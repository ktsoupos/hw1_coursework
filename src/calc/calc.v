==> flow/design.v <==
module alu (
  input signed [31:0] op1,
  input signed [31:0] op2, 
  input [3:0] alu_op,
  output reg zero,
  output reg signed [31:0] result,
  output reg ovf
);
  parameter [3:0] ALUOP_LSR  = 4'b0000;   
  parameter [3:0] ALUOP_LSL  = 4'b0001;   
  parameter [3:0] ALUOP_ASR  = 4'b0010;   
  parameter [3:0] ALUOP_ASL  = 4'b0011;   
  parameter [3:0] ALUOP_ADD  = 4'b0100;   
  parameter [3:0] ALUOP_SUB  = 4'b0101;   
  parameter [3:0] ALUOP_MUL  = 4'b0110;   
  parameter [3:0] ALUOP_AND  = 4'b1000;   
  parameter [3:0] ALUOP_OR   = 4'b1001;   
  parameter [3:0] ALUOP_NOR  = 4'b1010;   
  parameter [3:0] ALUOP_NAND = 4'b1011;   
  parameter [3:0] ALUOP_XOR  = 4'b1100;   
  reg signed [63:0] temp_result;
  always @(*) begin
    case(alu_op)
      ALUOP_LSR: begin  
        result = op1 >> op2;
        ovf = 0;
      end
      ALUOP_LSL: begin  
        result = op1 << op2;
        ovf = 0;
      end
      ALUOP_ASR: begin 
        result = op1 >>> op2;
        ovf = 0;
      end
      ALUOP_ASL: begin  
        result = op1 <<< op2;
        ovf = 0;
      end
      ALUOP_ADD: begin  
        result = op1 + op2;
        ovf = (op1[31] == op2[31]) && (result[31] != op1[31]);
      end
      ALUOP_SUB: begin 
        result = op1 - op2;
        ovf = (op1[31] != op2[31]) && (result[31] != op1[31]);
      end
      ALUOP_MUL: begin  
        temp_result = op1 * op2;
        result = temp_result[31:0];
        ovf = (temp_result[63:32] != {32{temp_result[31]}});
      end
      ALUOP_AND: begin  
        result = op1 & op2;
        ovf = 0;
      end
      ALUOP_OR: begin
        result = op1 | op2;
        ovf = 0;
      end
      ALUOP_NOR: begin  
        result = ~(op1 | op2);
        ovf = 0;
      end
      ALUOP_NAND: begin  
        result = ~(op1 & op2);
        ovf = 0;
      end
      ALUOP_XOR: begin 
        result = op1 ^ op2;
        ovf = 0;
      end
      default: begin
        result = 32'b0;
        ovf = 0;
      end
    endcase
    zero = (result == 0);
  end
endmodule
module accumulator(input wire clk, 
                   input wire btnac,
                   input wire btnc,
                   input wire [15:0] alu_result_low,
                   output reg [15:0] acc_low);
    reg btnc_d;
    always @(posedge clk) btnc_d <= btnc;
    always @(posedge clk) begin
        if (btnac)
            acc_low <= 16'b0;
        else if (btnc & ~btnc_d)   
            acc_low <= alu_result_low;
    end
endmodule
module calc(input wire clk,
            input wire btnac,
            input wire btnl,
            input wire btnr,
            input wire btnc,
            input wire btnd,
            input wire [15:0] sw,
            output wire [15:0] led);
    wire signed [31:0] sw_extended;
    assign sw_extended = {{16{sw[15]}}, sw};
    wire signed [31:0] acc_res_extended;
    assign acc_res_extended = {{16{led[15]}}, led};
    wire [3:0] alu_op;
    wire signed [31:0] alu_result;
    wire zero_flag;
    wire ovf_flag;
    calc_enc alu_decoder (
        .btnl(btnl),
        .btnr(btnr),
        .btnd(btnd),
        .alu_op(alu_op)
    );
    alu alu_inst(
        .op1(acc_res_extended),
        .op2(sw_extended),
        .alu_op(alu_op),
        .zero(zero_flag),
        .result(alu_result),
        .ovf(ovf_flag)
    );
    accumulator acc_inst(
        .clk(clk),
        .btnac(btnac),
        .btnc(btnc),
        .alu_result_low(alu_result[15:0]),
        .acc_low(led)
    );
endmodule
module calc_enc(input wire btnl,
               input wire btnr,
               input wire btnd,
               output wire [3:0] alu_op);
    wire not_btnl, not_btnr, not_btnd;
    not n1 (not_btnl, btnl);
    not n2 (not_btnr, btnr);
    not n3 (not_btnd, btnd);
    wire op0_and1, op0_and2, op0_and3;
    and (op0_and1, not_btnl, btnd);
    and (op0_and2, btnl, btnr);
    and (op0_and3, op0_and2, not_btnd);
    or  (alu_op[0], op0_and1, op0_and3);
    wire op1_or1;
    or (op1_or1, not_btnr, not_btnd);
    and (alu_op[1], btnl, op1_or1); 
    wire op2_and1, op2_and2, op2_xor, op2_not;
    and (op2_and1, not_btnl, btnr);
    xor (op2_xor, btnd, btnr);
    not (op2_not, op2_xor);
    and (op2_and2, btnl, op2_not);
    or  (alu_op[2], op2_and1, op2_and2);
    wire op3_and1, op3_and2;
    and (op3_and1, btnl, btnr);
    and (op3_and2, btnl, btnd);
    or  (alu_op[3], op3_and1, op3_and2);
endmodule
Tool chain data of calc
Tool output for the design above, in the order of the flow.
Line numbers count from 1 in the design file above.
Operators: Yosys type, input widths -> output width; for muxes data width and select width s.
Library cell names are shortened.
The mark -- stands for no value.
- top: calc
- clock input: clk
- cell library: sky130hd
- library corner: tt_025C_1v80

After elaboration
Counts by Yosys on the flattened word-level netlist (proc, flatten, opt, wreduce; memories kept). Register bits leave out memories and registers merged into their read ports (data or address); mux counts leave out enables and synchronous resets folded into registers. Print and check cells are left out. Cells with the same type and inputs are merged into one.
- bits in registers at 17
- noted input port bits: 22
- output and inout port bits at 16
- word-level cells at 45
- add/sub/neg operators at 2
- noted multipliers: 1
- noted eq/ne operators: 11
- shift-type cells at 4
- muxes and demuxes: 1
- noted bitwise logic cells: 23
- noted reduce/logical cells: 1
- operator list (operator ; count):
    $mul 16x16->16 ; 1
    $pmux 16 s12 ; 1
    $shl 16x32->16 ; 1
    $shr 16x32->32 ; 1
    $sshl 16x32->16 ; 1
    $sshr 16x32->16 ; 1
    $not 16->16 ; 2
    $eq 4x4->1 const B ; 5
    $add 16x16->16 ; 1
    $sub 16x16->16 ; 1
    $and 16x16->16 ; 1
    $or 16x16->16 ; 1
    $xor 16x16->16 ; 1
    $eq 4x3->1 const B ; 3
    $and 1x1->1 ; 8
    $eq 4x2->1 const B ; 2
    $not 1->1 ; 5
    $or 1x1->1 ; 4
    $eq 4x1->1 const B ; 1
    $logic_not 4->1 ; 1
    $xor 1x1->1 ; 1

Depth
Yosys ltp: most cells in a row. Word level: on the elaborated netlist, between registers, memories and ports. Mapped: between sequential cells and ports; inverters and the memories' decode and read muxes count.
- noted depth in word-level cells: 6
- noted ABC_AREA: 0
- depth in mapped cells at 26
- noted mapped depth without buffers: 23

Mapped cells and area
Source: synth_stat.txt of the flow (Yosys; design flattened, memories mapped). It holds for the ABC_AREA given above (unset counts as 0); a run with the other value may have another netlist.
- standard cells after synthesis: 1180
- noted chip area (Yosys): 8852.2 um^2
- noted sequential part of the area: 340.3 um^2
- flip-flop cells at 17
- buffers at 78
- cell types (cell ; count ; area in all (um^2)):
    fa_1 ; 79 ; 1.58E+03
    ha_1 ; 112 ; 1.4E+03
    inv_1 ; 158 ; 593.069
    nand2_1 ; 145 ; 544.272
    nor2_1 ; 130 ; 487.968
    xnor2_1 ; 50 ; 437.92
    mux4_2 ; 18 ; 405.389
    dfxtp_1 ; 17 ; 340.326
    a21oi_1 ; 60 ; 300.288
    clkbuf_1 ; 52 ; 195.187
    a221oi_1 ; 21 ; 183.926
    mux2i_1 ; 18 ; 180.173
    o21ai_0 ; 35 ; 175.168
    nor3_1 ; 23 ; 115.11
    o211ai_1 ; 15 ; 112.608
    a211oi_1 ; 12 ; 90.086
    a31oi_1 ; 14 ; 87.584
    nand3_1 ; 16 ; 80.077
Other cell types: 67; their cells: 205.
By module: a second synthesis without flattening, with its own total; a netlist apart from the flattened one above.
- noted cells (unflattened synthesis): 5254
- area (unflattened synthesis) at 45546.2 um^2
Rows give one instance, submodules left out.
- by module (module ; instances ; cells ; area (um^2) ; sequential area (um^2)):
    alu ; 1 ; 5175 ; 44712.9 ; 0.0
    accumulator ; 1 ; 72 ; 784.5 ; 340.3
    calc_enc ; 1 ; 7 ; 48.8 ; 0.0
    calc ; 1 ; 0 ; 0.0 ; 0.0

Timing after synthesis
Path of least setup slack by OpenSTA after synthesis, without wires, with an ideal clock, recovery checks aside; 20% of the period is set as input and as output delay. Where synthesis merged equal registers, the netlist keeps one of their names.
- path type: input-to-reg
- start point: in sw[2]
- end point: reg acc_inst.acc_low[15]
- clock period: 12100 ps
- noted input delay: 2420 ps
- noted library setup time: 91 ps
- time at the first pin: 2420 ps
- data arrival time at 8259 ps
- noted required time: 12009 ps
- setup slack: 3750 ps
- delay of the path: 5930 ps
- driving pins on the path at 21
- buffers on the path at 4
- synthesis period reached: 8350 ps
"delay of the path" = arrival - input delay + setup time.
"driving pins on the path" counts driving pins, that of a launching flip-flop among them; a cell with two outputs on the path counts twice.
"synthesis period reached" = period - worst setup slack (recovery checks aside). The figure is calculated, with input and output delays left at 20% of the set period.
- cell sequence: clkbuf_1 clkbuf_1 clkbuf_1 buf_1 nand2_1 fa_1 fa_1 fa_1 fa_1 inv_1 fa_1 inv_1 fa_1 inv_1 ha_1 a21o_1 or3_1 o2111ai_1 a21oi_1 nand3b_1 a311oi_1
- ends and longest elaborated chain, after synthesis (item ; RTL line ; source):
    start: declaration ; 101 ; input wire [15:0] sw,
    end: assignment ; 90 ; acc_low <= 16'b0;
    end: assignment ; 92 ; acc_low <= alu_result_low;
    end: declaration ; 85 ; output reg [15:0] acc_low);
No chain of elaborated cells between the ends is given.

Path in the finished layout
From the final timing report of flow run 1: the path of least setup slack in the routed layout; clock arrival at registers is part of the times.
The report prints the path's times to 10 ps; the period is as set.
- path type: input-to-reg
- start point: in sw[3]
- end point: reg acc_inst.acc_low[14]
- clock period: 8570 ps
- noted input delay: 1710 ps
- noted library setup time: 120 ps
- time at the first pin: 1710 ps
- data arrival time at 9220 ps
- noted required time: 8700 ps
- setup slack: -520 ps
- driving pins on the path at 21
- buffers on the path at 4
Between the ends stands the longest chain of elaborated cells between them, by number of cells; it is not shown to be the way that was timed. Of several equally long chains one is given.
Each line given opens the expression or statement behind the cell; cells for indexed reads and writes are added by Yosys, which also makes memories of some case tables.
- cell sequence: clkdlybuf4s50_1 clkbuf_1 clkbuf_1 buf_1 nand2_1 fa_1 fa_1 fa_1 fa_1 inv_1 fa_1 inv_1 fa_1 inv_1 ha_1 a21oi_1 o21ai_0 a211oi_1 xnor2_1 a22oi_1 a221oi_1
- cells in the longest elaborated chain at 2
- elaborated cells on any way between the ends at 8
- source lines of those cells at 8
- classes of those cells: add/sub (2); mul (1); shift (4); mux (1)
- ends and longest elaborated chain, after layout (item ; RTL line ; source):
    start: declaration ; 101 ; input wire [15:0] sw,
    $mul 16x16->16 ; 49 ; temp_result = op1 * op2;
    $pmux 16 s12 ; 23 ; case(alu_op)
    end: assignment ; 90 ; acc_low <= 16'b0;
    end: assignment ; 92 ; acc_low <= alu_result_low;
    end: declaration ; 85 ; output reg [15:0] acc_low);

==> runs of calc <==
Stored flow runs of calc (2 of them; Yosys, OpenROAD, sky130hd). They differ in their settings and are not a sequence. Constraints: input delay and output delay 20% of the set period each, output load 0.01 pF.
"period achieved" = clock period - worst setup slack. The figure is calculated, with input and output delays left at 20% of the set period.
"time of the worst setup path" means the part of the period allowed to the worst setup path (the constraints hold back 20% at inputs and 20% at outputs) less its slack; where the path has registers, the arrival times of their clocks count too.
"total design power" rests on the timing tool's default activity at the inputs, not on a simulated workload.
"time of the worst setup path" is given in steps of 10 ps.

Flow run 1
Settings were period_ns = 8.57; CORE_UTILIZATION = 49; SETUP_SLACK_MARGIN = -0.79; PLACE_DENSITY = 0.73; CORE_MARGIN = 10; TNS_END_PERCENT = 60; GPL_TIMING_DRIVEN = 0; CAP_MARGIN = 20; SLEW_MARGIN = 20
- setup TNS: -1,834 ps
- total design power at 0.5847 mW
- lowest hold slack: 810 ps
- noted the overall die area: 23,842.4 um^2
- lowest setup slack at -523 ps
- utilization: 53.7 %
- period achieved: 9,093 ps
- standard-cell area of the final layout at 9,576.7 um^2
- time of the worst setup path at 7,380 ps
- class of the worst setup path: input-to-reg
- synthesis area at 8,852.2 um^2

Flow run 2
Settings were period_ns = 7.33; CORE_UTILIZATION = 19; SETUP_SLACK_MARGIN = -0.23; PLACE_DENSITY_LB_ADDON = 0.13; HOLD_SLACK_MARGIN = 0.01; TNS_END_PERCENT = 15; ABC_AREA = 0; GPL_TIMING_DRIVEN = 1; GPL_ROUTABILITY_DRIVEN = 1; CAP_MARGIN = 20; CORE_MARGIN = 2; SLEW_MARGIN = 20
- setup TNS: 0 ps
- total design power at 0.7179 mW
- lowest hold slack: 591 ps
- noted the overall die area: 48,334.0 um^2
- lowest setup slack at 417 ps
- utilization: 22.1 %
- period achieved: 6,913 ps
- standard-cell area of the final layout at 10,213.5 um^2
- time of the worst setup path at 5,450 ps
- class of the worst setup path: input-to-reg
- synthesis area at 8,852.2 um^2
